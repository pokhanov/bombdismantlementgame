==> flow/design.v <==
module cryingFace(rst_n ,clk, fail, hang, red, beep,repeatRst);
input rst_n;
input clk;
input fail;		 
output reg[7:0] hang, red;
output reg beep;		 
output reg repeatRst;
reg[2:0] s1;
reg [15:0] tt;
reg [15:0] endtime;
always@(posedge clk or negedge rst_n)	 
begin
	if(rst_n==0) begin
	endtime=0;
	tt=0;
	s1=0;
	repeatRst=0;
	end
	else if(fail==1) begin
	if(endtime==49) begin			 
	repeatRst=1;		 
	end
	else endtime=endtime+1;
	if(tt==10) begin		 
						beep=~beep;
						tt=0;
					 end
	 else tt=tt+1;
    if(s1==7) s1=0;else s1=s1+1;		 
			case(s1)
			0:begin hang=8'b01111111;red=8'b10000001;end	
			1:begin hang=8'b10111111;red=8'b01000010;end
			2:begin hang=8'b11011111;red=8'b00100100;end
			3:begin hang=8'b11101111;red=8'b01000010;end
			4:begin hang=8'b11110111;red=8'b10000001;end	
			5:begin hang=8'b11111011;red=8'b00011000;end
			6:begin hang=8'b11111101;red=8'b00100100;end
			7:begin hang=8'b11111110;red=8'b01000010;end
			default:hang=8'b11111111;
			endcase; 
	end	
end
endmodule
# [Tool chain data of cryingFace]
# What the tools print for cryingFace, step after step.
# Line numbers count from 1 in the design file above.
# Cell names lack the library's common part.
# A cell with - has no value.
[inputs] design="cryingFace" clock_port="clk" lib="sky130hd" corner="tt_025C_1v80"

# [Word-level counts]
# Yosys after proc, flatten, opt, wreduce and memory -nomap, before mapping. Print and check cells are not counted. Equal cells are merged and count once.
# Yosys's memory passes give these memory sizes; they may raise the number of words (mostly to a power of two), join words into wider ones and drop unused or constant bits.
[op_classes] reduce_logical=4 mux=3 equal=3 logic=2 add_sub_neg=3
[ops] cell="16-bit by 1-bit adder with 16-bit output (second input constant)" count=2
[ops] cell="16-bit by 4-bit == test with 1-bit output (second input constant)" count=1
[ops] cell="16-bit by 6-bit == test with 1-bit output (second input constant)" count=1
[ops] cell="16-bit 2-to-1 mux" count=1
[ops] cell="2-bit AND reduction" count=3
[ops] cell="3-bit 2-to-1 mux" count=2
[ops] cell="3-bit by 1-bit adder with 3-bit output (second input constant)" count=1
[ops] cell="3-bit == test (second input constant)" count=1
[ops] cell="3-bit AND reduction" count=1
[ops] cell="1-bit NOT" count=2
[word_totals] clocked_rd_ports_x_width=16 romBits=128 register_bits=37 input_bits=3 memories=1 output_inout_bits=18
[memory_table] name="(name not given)" size=8 width=16 rd=1 wr=0 line=30 rtl="case(s1)"

# [Depth]
# Depth = most cells in a row (Yosys ltp): at word level without a register or memory, in the mapped netlist without a sequential cell, where the memories' decode and read muxes count.
[logic_depth] depth_word=3 abc_area=0 ltp_mapped=6 ltp_nobuf=6

# [Mapped cells and area]
# The flow's flattened synthesis, as Yosys stat reports it; memories are mapped. The netlist is that of the ABC_AREA named above (0 if unset); the other value can give another one.
[types] cell="dfrtp_1" count=36 area_total_um2=900.864
[types] cell="edfxtp_1" count=13 area_total_um2=390.374
[types] cell="xnor2_1" count=19 area_total_um2=166.41
[types] cell="ha_1" count=8 area_total_um2=100.096
[types] cell="nand2_1" count=22 area_total_um2=82.579
[types] cell="nand4_1" count=12 area_total_um2=75.072
[types] cell="xor2_1" count=7 area_total_um2=61.309
[types] cell="nand3_1" count=10 area_total_um2=50.048
[types] cell="nor2_1" count=11 area_total_um2=41.29
[types] cell="and3_1" count=6 area_total_um2=37.536
[types] cell="buf_4" count=5 area_total_um2=37.536
[types] cell="nor2b_1" count=6 area_total_um2=37.536
[types] cell="and4_1" count=4 area_total_um2=35.034
[types] cell="mux2_2" count=3 area_total_um2=33.782
[types] cell="inv_1" count=8 area_total_um2=30.029
[types] cell="or4_4" count=2 area_total_um2=22.522
[types] cell="nor4_4" count=1 area_total_um2=21.27
[types] cell="o21ai_0" count=4 area_total_um2=20.019
# Not listed: further types 12, cells in them 22.
[mapped] seqArea_um2=1291.2 n_buf=7 mapped_cells=199 synth_area_um2=2279.7 ff_cells=49

# [Worst setup path after synthesis]
# Path of least setup slack by OpenSTA after synthesis, without wires, with an ideal clock, recovery checks aside; 20% of the period is set as input and as output delay. Where synthesis merged equal registers, the netlist keeps one of their names.
[synth_path] kind="input to register" start="input port fail" end="register hang[0]" period_ns=3.01 delay_ns=1.154 setup_slack_ns=1.254 path_buffers=2 stages=3 required_time_ns=2.655 setup_time_ns=0.355 t_arrival_ns=1.401 synth_period_reached_ns=1.756
# "delay_ns" = arrival - input delay + setup time.
# "stages" counts driving pins, that of a launching flip-flop among them; a cell with two outputs on the path counts twice.
# "synth_period_reached_ns" = period - worst setup slack (recovery checks aside). The figure is calculated, with input and output delays left at 20% of the set period.
# The rows between start and end are the longest chain of elaborated cells between them; the timing report does not say that the signal goes this way. Where chains are equally long, one stands for them.
# A line is the first line of the expression or statement that the cell stems from. Yosys adds cells for indexed reads and writes and turns some case tables into memories.
# At most two assigning lines are given for a register; there are more.
[synth_between] cell_sequence="buf_4 clkbuf_1 and2_1" elab_chain_len=1
[synth_rtl] element="start: declaration" line=4 rtl="input fail;"
[synth_rtl] element="3-bit 2-to-1 mux" line=19 rtl="else if(fail==1) begin"
[synth_rtl] element="end: assignment" line=31 rtl="0:begin hang=8'b01111111;red=8'b10000001;end"
[synth_rtl] element="end: assignment" line=32 rtl="1:begin hang=8'b10111111;red=8'b01000010;end"
[synth_rtl] element="end: declaration" line=5 rtl="output reg[7:0] hang, red;"

# [Path in the finished layout]
# From the final timing report of entry B: the path of least setup slack in the routed layout; clock arrival at registers is part of the times.
[layout_path] kind="register to register" start="register endtime[3]" end="register endtime[1]" required_time_ns=1.99 t_arrival_ns=1.93 setup_slack_ns=0.06 path_buffers=0 setup_time_ns=0.07 stages=5 period_ns=1.77
# The rows between start and end are the longest chain of elaborated cells between them; the timing report does not say that the signal goes this way. Where chains are equally long, one stands for them.
[layout_between] cell_sequence="dfrtp_1 or4_4 nor4_4 nand2b_4 mux2i_1" elab_chain_len=3
[layout_rtl] element="start: declaration" line=10 rtl="reg [15:0] endtime;"
[layout_rtl] element="start: assignment" line=14 rtl="endtime=0;"
[layout_rtl] element="start: assignment" line=23 rtl="else endtime=endtime+1;"
[layout_rtl] element="16-bit by 6-bit == test with 1-bit output" line=20 rtl="if(endtime==49) begin"
[layout_rtl] element="1-bit NOT"
[layout_rtl] element="2-bit AND reduction"
[layout_rtl] element="end: assignment" line=14
[layout_rtl] element="end: assignment" line=23
[layout_rtl] element="end: declaration" line=10

# Settings and measured results of 2 stored flow runs for module cryingFace (sky130hd), not sorted in any way. The constraints put input and output delay at 20% of the set period each and load the outputs with 0.01 pF.
# "period_less_ws_ns" = clock period - worst setup slack. The figure is calculated, with input and output delays left at 20% of the set period.
# "worst_setup_path_time_ns" is the time allowed to the run's worst setup path (the clock period less input and output delay, where it has them) less its slack. Clock arrival times count: a late capture clock shortens it, a late launch clock lengthens it.
# By "fin_power_w" is meant OpenSTA's value without simulated activity: inputs other than the clock are taken to toggle once in ten clock periods, and the tool carries that through the logic.
run="entry A" settings period_ns=1.3 CORE_UTILIZATION=64 PLACE_DENSITY_LB_ADDON=0.09 CORE_MARGIN=4 GPL_ROUTABILITY_DRIVEN=0 CTS_CLUSTER_SIZE=41 CTS_CLUSTER_DIAMETER=390 CAP_MARGIN=30 MAX_ROUTING_LAYER="met4" SLEW_MARGIN=20
run="entry A" outcome="did not finish, clock tree synthesis stopped with DPL-0038"
run="entry B" settings period_ns=1.77 CORE_UTILIZATION=22 SETUP_SLACK_MARGIN=0.39 PLACE_DENSITY=0.54 HOLD_SLACK_MARGIN=-0.05 GPL_ROUTABILITY_DRIVEN=1 CTS_CLUSTER_DIAMETER=371 CAP_MARGIN=20 CORE_MARGIN=2 SLEW_MARGIN=20
run="entry B" results synthArea_um2=2279.7 die_um2=11192.6 fin_power_w=0.00421 cell_area_final_um2=3300.7 final_setup_ws_ns=0.057 period_less_ws_ns=1.713 worst_setup_path_time_ns=1.71 worstPathKind="register to register"
